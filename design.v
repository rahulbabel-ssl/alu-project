==> flow/design.v <==
module alu_design #(parameter N = 8)
(
  input clk, rst,
  input [1:0] inp_valid,
  input mode,
  input [3:0] cmd,
  input ce, cin,
  input [N-1:0] opa, opb,
  output reg err, oflow, cout, g, l, e,
  output reg [(2*N-1):0] res
);
  reg signed [N-1:0] signed_a, signed_b;
  reg signed [N:0] signed_res;
  localparam rotate_N = $clog2(N);
  reg [rotate_N-1:0] rotate_amt;
  reg invalid_rotate;
  reg [(2*N-1):0] res_t;
  reg err_t, oflow_t, cout_t, g_t, l_t, e_t;
  reg [N-1:0] opa_reg, opb_reg;
  reg mode_reg, ce_reg, cin_reg;
  reg [1:0] inp_valid_reg;
  reg [3:0] cmd_reg;
  reg [(2*N-1):0] temp1, temp2;
  parameter add       = 4'b0000;
  parameter sub       = 4'b0001;
  parameter add_cin   = 4'b0010;
  parameter sub_cin   = 4'b0011;
  parameter inc_a     = 4'b0100;
  parameter dec_a     = 4'b0101;
  parameter inc_b     = 4'b0110;
  parameter dec_b     = 4'b0111;
  parameter cmp       = 4'b1000;
  parameter mult      = 4'b1001;
  parameter mult1     = 4'b1010;
  parameter signed_add = 4'b1011;
  parameter signed_sub = 4'b1100;
  parameter and1      = 4'b0000;
  parameter nand1     = 4'b0001;
  parameter or1       = 4'b0010;
  parameter nor1      = 4'b0011;
  parameter xor1      = 4'b0100;
  parameter xnor1     = 4'b0101;
  parameter not_a     = 4'b0110;
  parameter not_b     = 4'b0111;
  parameter shr1_a    = 4'b1000;
  parameter shr1_b    = 4'b1010;
  parameter shl1_a    = 4'b1001;
  parameter shl1_b    = 4'b1011;
  parameter rol_a_b   = 4'b1100;
  parameter ror_a_b   = 4'b1101;
  always @(posedge clk) begin
    if (rst) begin
      opa_reg       <= 0;
      opb_reg       <= 0;
      cmd_reg       <= 0;
      mode_reg      <= 0;
      ce_reg        <= 0;
      cin_reg       <= 0;
      inp_valid_reg <= 0;
    end
    else begin
      opa_reg <= opa;
      opb_reg <= opb;
      cmd_reg <= cmd;
      mode_reg <= mode;
      ce_reg <= ce;
      cin_reg <= cin;
      inp_valid_reg <= inp_valid;
    end
  end
  always @(*) begin
    res_t = 0;
    err_t = 0;
    oflow_t = 0;
    cout_t = 0;
    g_t = 0;
    l_t = 0;
    e_t = 0;
    if (ce_reg) begin
    res_t = 0;
    err_t = 0;
    oflow_t = 0;
    cout_t = 0;
    g_t = 0;
    l_t = 0;
    e_t = 0;
      if (mode_reg) begin
        case (cmd_reg)
          add: if (inp_valid_reg == 2'b11) begin
            res_t = opa_reg + opb_reg;
            cout_t = res_t[N];
          end
          sub: if (inp_valid_reg == 2'b11) begin
            res_t = opa_reg - opb_reg;
            oflow_t = (opa_reg < opb_reg);
          end
          add_cin: if (inp_valid_reg == 2'b11) begin
            res_t = opa_reg + opb_reg + cin_reg;
            cout_t = res_t[N];
          end
          sub_cin: if (inp_valid_reg == 2'b11) begin
            res_t = opa_reg - opb_reg -  cin_reg;
            oflow_t = res_t[N];
          end
          inc_a: if (inp_valid_reg == 2'b11 || inp_valid == 2'b01) begin
             cout_t = (opa_reg == 255)?1:0;
             res_t = opa_reg + 1;
          end
          dec_a: if (inp_valid_reg == 2'b11 || inp_valid == 2'b01) begin
            oflow_t = (opa_reg == 0)?1:0;
            res_t = opa_reg - 1;
          end
          inc_b: if (inp_valid_reg == 2'b11 || inp_valid == 2'b10) begin
            cout_t = (opb_reg == 255)?1:0;
            res_t = opb_reg + 1;
          end
          dec_b: if (inp_valid_reg == 2'b11 || inp_valid == 2'b10) begin
            oflow_t = (opb_reg == 0)?1:0;
            res_t = opb_reg - 1;
          end
          cmp: if (inp_valid_reg == 2'b11) begin
            g_t = (opa_reg > opb_reg);
            l_t = (opa_reg < opb_reg);
            e_t = (opa_reg == opb_reg);
          end
          mult: if (inp_valid_reg == 2'b11) begin
            res_t = (opa_reg + 1) * (opb_reg + 1);
          end
          mult1: if (inp_valid_reg == 2'b11) begin
            res_t = (opa_reg << 1) * opb_reg;
          end
          signed_add: if (inp_valid_reg == 2'b11) begin
            signed_a = $signed(opa_reg);
            signed_b = $signed(opb_reg);
            signed_res = signed_a + signed_b;
            res_t = signed_res;
            oflow_t = (signed_a[N-1] == signed_b[N-1]) && (signed_res[N-1] != signed_a[N-1]);
            g_t = (signed_a > signed_b);
            l_t = (signed_a < signed_b);
            e_t = (signed_a == signed_b);
          end
          signed_sub: if (inp_valid_reg == 2'b11) begin
            signed_a = $signed(opa_reg);
            signed_b = $signed(opb_reg);
            signed_res = signed_a - signed_b;
            res_t = signed_res;
            oflow_t = (signed_a[N-1]== signed_b[N-1]) && (signed_res[N-1] != signed_a[N-1]);
            g_t = (signed_a > signed_b);
            l_t = (signed_a < signed_b);
            e_t = (signed_a == signed_b);
          end
        endcase
      end else begin
        case (cmd_reg)
          and1: if (inp_valid_reg == 2'b11)
                res_t = {{N{1'b0}},opa_reg & opb_reg};
          nand1: if (inp_valid_reg == 2'b11)
                 res_t = {{N{1'b0}},~(opa_reg & opb_reg)};
          or1: if (inp_valid_reg == 2'b11)
               res_t ={{N{1'b0}}, opa_reg | opb_reg};
          nor1: if (inp_valid_reg == 2'b11)
                res_t ={{N{1'b0}},~(opa_reg | opb_reg)};
          xor1: if (inp_valid_reg == 2'b11)
                res_t ={{N{1'b0}}, opa_reg ^ opb_reg};
          xnor1: if (inp_valid_reg == 2'b11)
                 res_t ={{N{1'b0}}, ~(opa_reg ^ opb_reg)};
          not_a: if (inp_valid_reg == 2'b11 || inp_valid == 2'b01)
                 res_t ={{N{1'b0}}, ~opa_reg};
          not_b: if (inp_valid_reg == 2'b11 || inp_valid == 2'b10)
                 res_t ={{N{1'b0}}, ~opb_reg};
          shr1_a: if (inp_valid_reg == 2'b11 || inp_valid == 2'b01)
                  res_t = {{N{1'b0}},opa_reg >> 1};
          shr1_b: if (inp_valid_reg == 2'b11 || inp_valid == 2'b10)
                  res_t = {{N{1'b0}},opb_reg >> 1};
          shl1_a: if (inp_valid_reg == 2'b11 || inp_valid == 2'b01)
                  res_t = {{N{1'b0}},opa_reg << 1};
          shl1_b: if (inp_valid_reg == 2'b11 || inp_valid == 2'b10)
                  res_t = {{N{1'b0}},opb_reg << 1};
          rol_a_b: if (inp_valid_reg == 2'b11) begin
                   rotate_amt = opb_reg[rotate_N-1:0];
                   if (|opb_reg[N-1:rotate_N])begin
                     err_t = 1'b1;
                    res_t = ((opa_reg << rotate_amt) | (opa_reg >> (N - rotate_amt))) & {(N){1'b1}};
                    end
                   else if (rotate_amt == 0)
                     res_t = opa_reg;
                   else
                     res_t = ((opa_reg << rotate_amt) | (opa_reg >> (N - rotate_amt))) & {(N){1'b1}};
                   end
         ror_a_b: if (inp_valid_reg == 2'b11) begin
                  rotate_amt = opb_reg[rotate_N-1:0];
                  if (|opb_reg[N-1:rotate_N])begin
                    err_t = 1'b1;
                    res_t = ((opa_reg >> rotate_amt) | (opa_reg << (N - rotate_amt))) & {(N){1'b1}};
        end
                  else if (rotate_amt == 0)
                    res_t = opa_reg;
                  else
                    res_t = ((opa_reg >> rotate_amt) | (opa_reg << (N - rotate_amt))) & {(N){1'b1}};
                  end
        endcase
      end
    end
  end
  always @(posedge clk) begin
    if (rst) begin
      res <= 0;
      err <= 0;
      oflow <= 0;
      cout <= 0;
      g <= 0;
      l <= 0;
      e <= 0;
      temp1 <= 0;
      temp2 <= 0;
      res_t<=0;
    end else begin
     if ((cmd_reg == mult || cmd_reg == mult1) && mode_reg && ce_reg) begin
        temp2 <= res_t ;
        res <= temp2;
      end else begin
        res <= res_t;
      end
      err <= err_t;
      oflow <= oflow_t;
      cout <= cout_t;
      g <= g_t;
      l <= l_t;
      e <= e_t;
    end
  end
endmodule
---- Tool chain data of alu_design ----
The steps from the RTL of alu_design to its reports follow in flow order.
Lines are those of the file above, counted from 1.
The mark -- stands for no value.
set-up
  design top .............................. alu_design
  clock input ............................. clk
  library ................................. sky130hd
  corner .................................. tt_025C_1v80

---- Elaborated design ----
Yosys after proc, flatten, opt, wreduce and memory -nomap, before mapping. Enables and synchronous resets that opt folds into registers are not counted as muxes. Memory bits, and registers merged into a memory's read port (data or address), are not among the register bits. Print and check cells are not counted.
cells by class
  equality and inequality tests ........... 21
  $lt $le $gt $ge ......................... 4
  shift-type cells ........................ 0
  add/sub/neg operators ................... 6
  div/mod/pow operators ................... 0
  reduce/logical cells .................... 12
  bitwise operators ....................... 4
  multiply operators ...................... 0
  multiplexer cells ....................... 25
operators by type and width
  cell                                                              number
  1-bit 2-to-1 mux                                                  20
  4-bit by 3-bit == test with 1-bit output (second input constant)  4
  4-bit == test (second input constant)                             4
  8-bit > comparator                                                2
  8-bit < comparator                                                2
  8-bit == test                                                     2
  8-bit == test (second input constant)                             2
  8-bit zero test                                                   2
  5-bit OR reduction                                                2
  8-bit by 8-bit adder with 9-bit output                            1
  8-bit by 8-bit subtractor with 9-bit output                       1
  9-bit by 1-bit adder with 9-bit output                            1
  9-bit by 1-bit subtractor with 9-bit output                       1
  4-bit by 2-bit == test with 1-bit output (second input constant)  2
  8-bit adder                                                       1
  8-bit subtractor                                                  1
  1-bit parallel mux with 6-bit select                              1
  1-bit parallel mux with 2-bit select                              3
  1-bit inverter                                                    4
  2-bit == test (second input constant)                             2
  2-bit OR reduction                                                2
  4-bit by 1-bit == test with 1-bit output (second input constant)  1
  4-bit zero test                                                   1
  1-bit parallel mux with 4-bit select                              1
  3-bit OR reduction                                                1
  1-bit inequality test                                             2
  1-bit logical AND                                                 2
  1-bit logical OR                                                  2
Not listed: further kinds 2, cells in them 2.
bit counts
  bits in read-only memories .............. 0
  input bits .............................. 27
  output and inout port bits .............. 22
  memories kept ........................... 0
  clocked read ports x word width ......... 0
  bits in latches ......................... 0
  elaborated cells ........................ 85
  bits in writable memories ............... 0
  register bits after elaboration ......... 31

---- Depth ----
Longest topological path by Yosys (ltp), each cell counted once; first at word level (registers and memories cut), then after technology mapping (sequential cells cut; the memories' decode and read muxes count).
depth
  word-level depth ........................ 5
  ABC_AREA ................................ 0
  depth in mapped cells ................... 11
  gate-level depth less buffers ........... 11

---- Mapped cells and area ----
Source: synth_stat.txt of the flow (Yosys; design flattened, memories mapped). It holds for the ABC_AREA given above (unset counts as 0); a run with the other value may have another netlist.
Totals and module areas in this step are rounded.
synthesis totals
  sequential area ......................... 621 sq um
  mapped area ............................. 2,070 sq um
  flip-flops .............................. 31
  buffer cells ............................ 20
  mapped cells ............................ 246
cell types
  cell type                   number  area in all (sq um)
  sky130_fd_sc_hd__dfxtp_1    31      620.595
  sky130_fd_sc_hd__ha_1       29      362.848
  sky130_fd_sc_hd__nor2b_1    27      168.912
  sky130_fd_sc_hd__inv_1      35      131.376
  sky130_fd_sc_hd__buf_4      16      120.115
  sky130_fd_sc_hd__xnor2_1    7       61.309
  sky130_fd_sc_hd__nor4_1     8       50.048
  sky130_fd_sc_hd__a21oi_1    9       45.043
  sky130_fd_sc_hd__nand2_1    12      45.043
  sky130_fd_sc_hd__nor2_1     11      41.29
  sky130_fd_sc_hd__o21ai_0    8       40.038
  sky130_fd_sc_hd__nand4_1    5       31.28
  sky130_fd_sc_hd__nand3_1    5       25.024
  sky130_fd_sc_hd__fa_1       1       20.019
  sky130_fd_sc_hd__nand2b_1   3       18.768
  sky130_fd_sc_hd__o221ai_1   2       17.517
  sky130_fd_sc_hd__xor2_1     2       17.517
  sky130_fd_sc_hd__a2111oi_2  1       15.014
Not listed: further types 25, cells in them 34.

---- Path before layout ----
OpenSTA on the mapped netlist: ideal clock, no wires. The path of least setup slack (recovery checks aside). Input and output delay are each 20% of the period. Register names are those of the netlist, which keeps one name where synthesis merged equal registers.
path post-synthesis
  kind .................................... register -> register
  start point ............................. reg opa_reg[0]
  end point ............................... reg cout
  data required time ...................... 2.847 ns
  path delay .............................. 2.893 ns
  time at the first pin ................... 0.000 ns
  path slack .............................. 0.057 ns
  data arrival time ....................... 2.790 ns
  library setup time ...................... 0.103 ns
  period .................................. 2.95 ns
  buffers on the path ..................... 0
  driving pins on the path ................ 11
  synthesis period reached ................ 2.893 ns
"path delay" is the arrival time less input delay plus setup time.
"driving pins on the path": output pins that drive a net of the path, with the launching flip-flop's if there is one; two outputs of one cell count as two.
"synthesis period reached" is the clock period less the worst setup slack; recovery checks do not enter. This is arithmetic on one report: input and output delays are still those of the set period (20% each).
Between the ends stands the longest chain of elaborated cells between them, by number of cells; it is not shown to be the way that was timed. Of several equally long chains one is given.
Each line given opens the expression or statement behind the cell; cells for indexed reads and writes are added by Yosys, which also makes memories of some case tables.
on the way, post-synthesis
  path through ............................ sky130_fd_sc_hd__dfxtp_1 -> sky130_fd_sc_hd__ha_1 -> sky130_fd_sc_hd__inv_1 -> sky130_fd_sc_hd__fa_1 -> sky130_fd_sc_hd__o21bai_1 -> sky130_fd_sc_hd__a21oi_1 -> sky130_fd_sc_hd__xnor2_1 -> sky130_fd_sc_hd__or4_1 -> sky130_fd_sc_hd__o311a_1 -> sky130_fd_sc_hd__or4_1 -> sky130_fd_sc_hd__a2111oi_2
  cells in the longest elaborated chain ... 4
  elaborated cells between the ends (all ways) .. 8
  those cells by class .................... add/sub: 2; eq/ne: 1; mux: 5
ends and longest elaborated chain, post-synthesis
  item                                    line  source
  from (decl)                             19    reg [N-1:0] opa_reg, opb_reg;
  from (assign)                           53    opa_reg       <= 0;
  from (assign)                           62    opa_reg <= opa;
  8-bit by 8-bit adder with 9-bit output  98    res_t = opa_reg + opb_reg + cin_reg;
  9-bit by 1-bit adder with 9-bit output  98
  1-bit 2-to-1 mux                        97    add_cin: if (inp_valid_reg == 2'b11) begin
  1-bit parallel mux with 4-bit select    88    case (cmd_reg)
  to (assign)                             210   cout <= 0;
  to (assign)                             226   cout <= cout_t;
  to (decl)                               9     output reg err, oflow, cout, g, l, e,

---- Worst path after layout ----
From the final timing report of run A: the path of least setup slack in the routed layout; clock arrival at registers is part of the times.
path after layout
  kind .................................... register -> register
  start point ............................. reg opb_reg[0]
  end point ............................... reg cout
  path slack .............................. 0.32 ns
  data required time ...................... 3.64 ns
  driving pins on the path ................ 11
  data arrival time ....................... 3.32 ns
  time at the first pin ................... 0.28 ns
  period .................................. 3.46 ns
  library setup time ...................... 0.10 ns
  buffers on the path ..................... 0
Between the ends stands the longest chain of elaborated cells between them, by number of cells; it is not shown to be the way that was timed. Of several equally long chains one is given.
on the way, after layout
  path through ............................ sky130_fd_sc_hd__dfxtp_1 -> sky130_fd_sc_hd__ha_1 -> sky130_fd_sc_hd__inv_1 -> sky130_fd_sc_hd__fa_1 -> sky130_fd_sc_hd__o21bai_1 -> sky130_fd_sc_hd__a21oi_1 -> sky130_fd_sc_hd__xnor2_1 -> sky130_fd_sc_hd__or4_1 -> sky130_fd_sc_hd__o311a_1 -> sky130_fd_sc_hd__or4_1 -> sky130_fd_sc_hd__a2111oi_2
  cells in the longest elaborated chain ... 4
  elaborated cells between the ends (all ways) .. 8
  those cells by class .................... add/sub: 2; eq/ne: 1; mux: 5
ends and longest elaborated chain, after layout
  item                                    line  source
  from (decl)                             19    reg [N-1:0] opa_reg, opb_reg;
  from (assign)                           54    opb_reg       <= 0;
  from (assign)                           63    opb_reg <= opb;
  8-bit by 8-bit adder with 9-bit output  98    res_t = opa_reg + opb_reg + cin_reg;
  9-bit by 1-bit adder with 9-bit output  98
  1-bit 2-to-1 mux                        97    add_cin: if (inp_valid_reg == 2'b11) begin
  1-bit parallel mux with 4-bit select    88    case (cmd_reg)
  to (assign)                             210   cout <= 0;
  to (assign)                             226   cout <= cout_t;
  to (decl)                               9     output reg err, oflow, cout, g, l, e,

Settings and measured results of 2 stored flow runs for module alu_design (sky130hd), not sorted in any way. The constraints put input and output delay at 20% of the set period each and load the outputs with 0.01 pF.
By "achieved period" is meant the clock period of the run minus its worst setup slack. This is arithmetic on one report: input and output delays are still those of the set period (20% each).
"worst setup path time": the worst setup path's part of the clock period (all of it between registers, 20% less for each end at a port) less its slack. A launch clock that arrives late makes it longer, a capture clock that arrives late makes it shorter.
"total power of the final layout": no workload was simulated; the value follows from the tool's default switching activity.
Results are given in rounded form.

---- run A ----
settings
  period_ns = 3.46
  CORE_UTILIZATION = 28
  CAP_MARGIN = 20
  CORE_MARGIN = 2
  SLEW_MARGIN = 20
results
  smallest hold slack ..................... 0.508 ns
  die size ................................ 8,100 sq um
  utilization in the final report ......... 35.1 %
  total negative setup slack .............. 0.000 ns
  worst setup slack after layout .......... 0.324 ns
  achieved period ......................... 3.136 ns
  worst setup path time ................... 3.14 ns
  worst setup path type ................... register -> register
  total power of the final layout ......... 0.000833 W
  standard-cell area after routing ........ 2,530 sq um
  chip area after synthesis (Yosys) ....... 2,070 sq um

---- run B ----
settings
  period_ns = 2.96
  CORE_UTILIZATION = 32
  SETUP_SLACK_MARGIN = 0.58
  CORE_ASPECT_RATIO = 1.15
  CELL_PAD_IN_SITES_GLOBAL_PLACEMENT = 2
  CELL_PAD_IN_SITES_DETAIL_PLACEMENT = 2
  CTS_CLUSTER_DIAMETER = 107
  CAP_MARGIN = 5
  SLEW_MARGIN = 15
  MIN_ROUTING_LAYER = met1
  CORE_MARGIN = 2
results
  standard-cell area after routing ........ 2,870 sq um
  die size ................................ 7,140 sq um
  total power of the final layout ......... 0.00118 W
  smallest hold slack ..................... 0.519 ns
  worst setup slack after layout .......... 0.033 ns
  total negative setup slack .............. 0.000 ns
  worst setup path time ................... 2.93 ns
  worst setup path type ................... register -> register
  achieved period ......................... 2.927 ns
  utilization in the final report ......... 45.6 %
  chip area after synthesis (Yosys) ....... 2,070 sq um
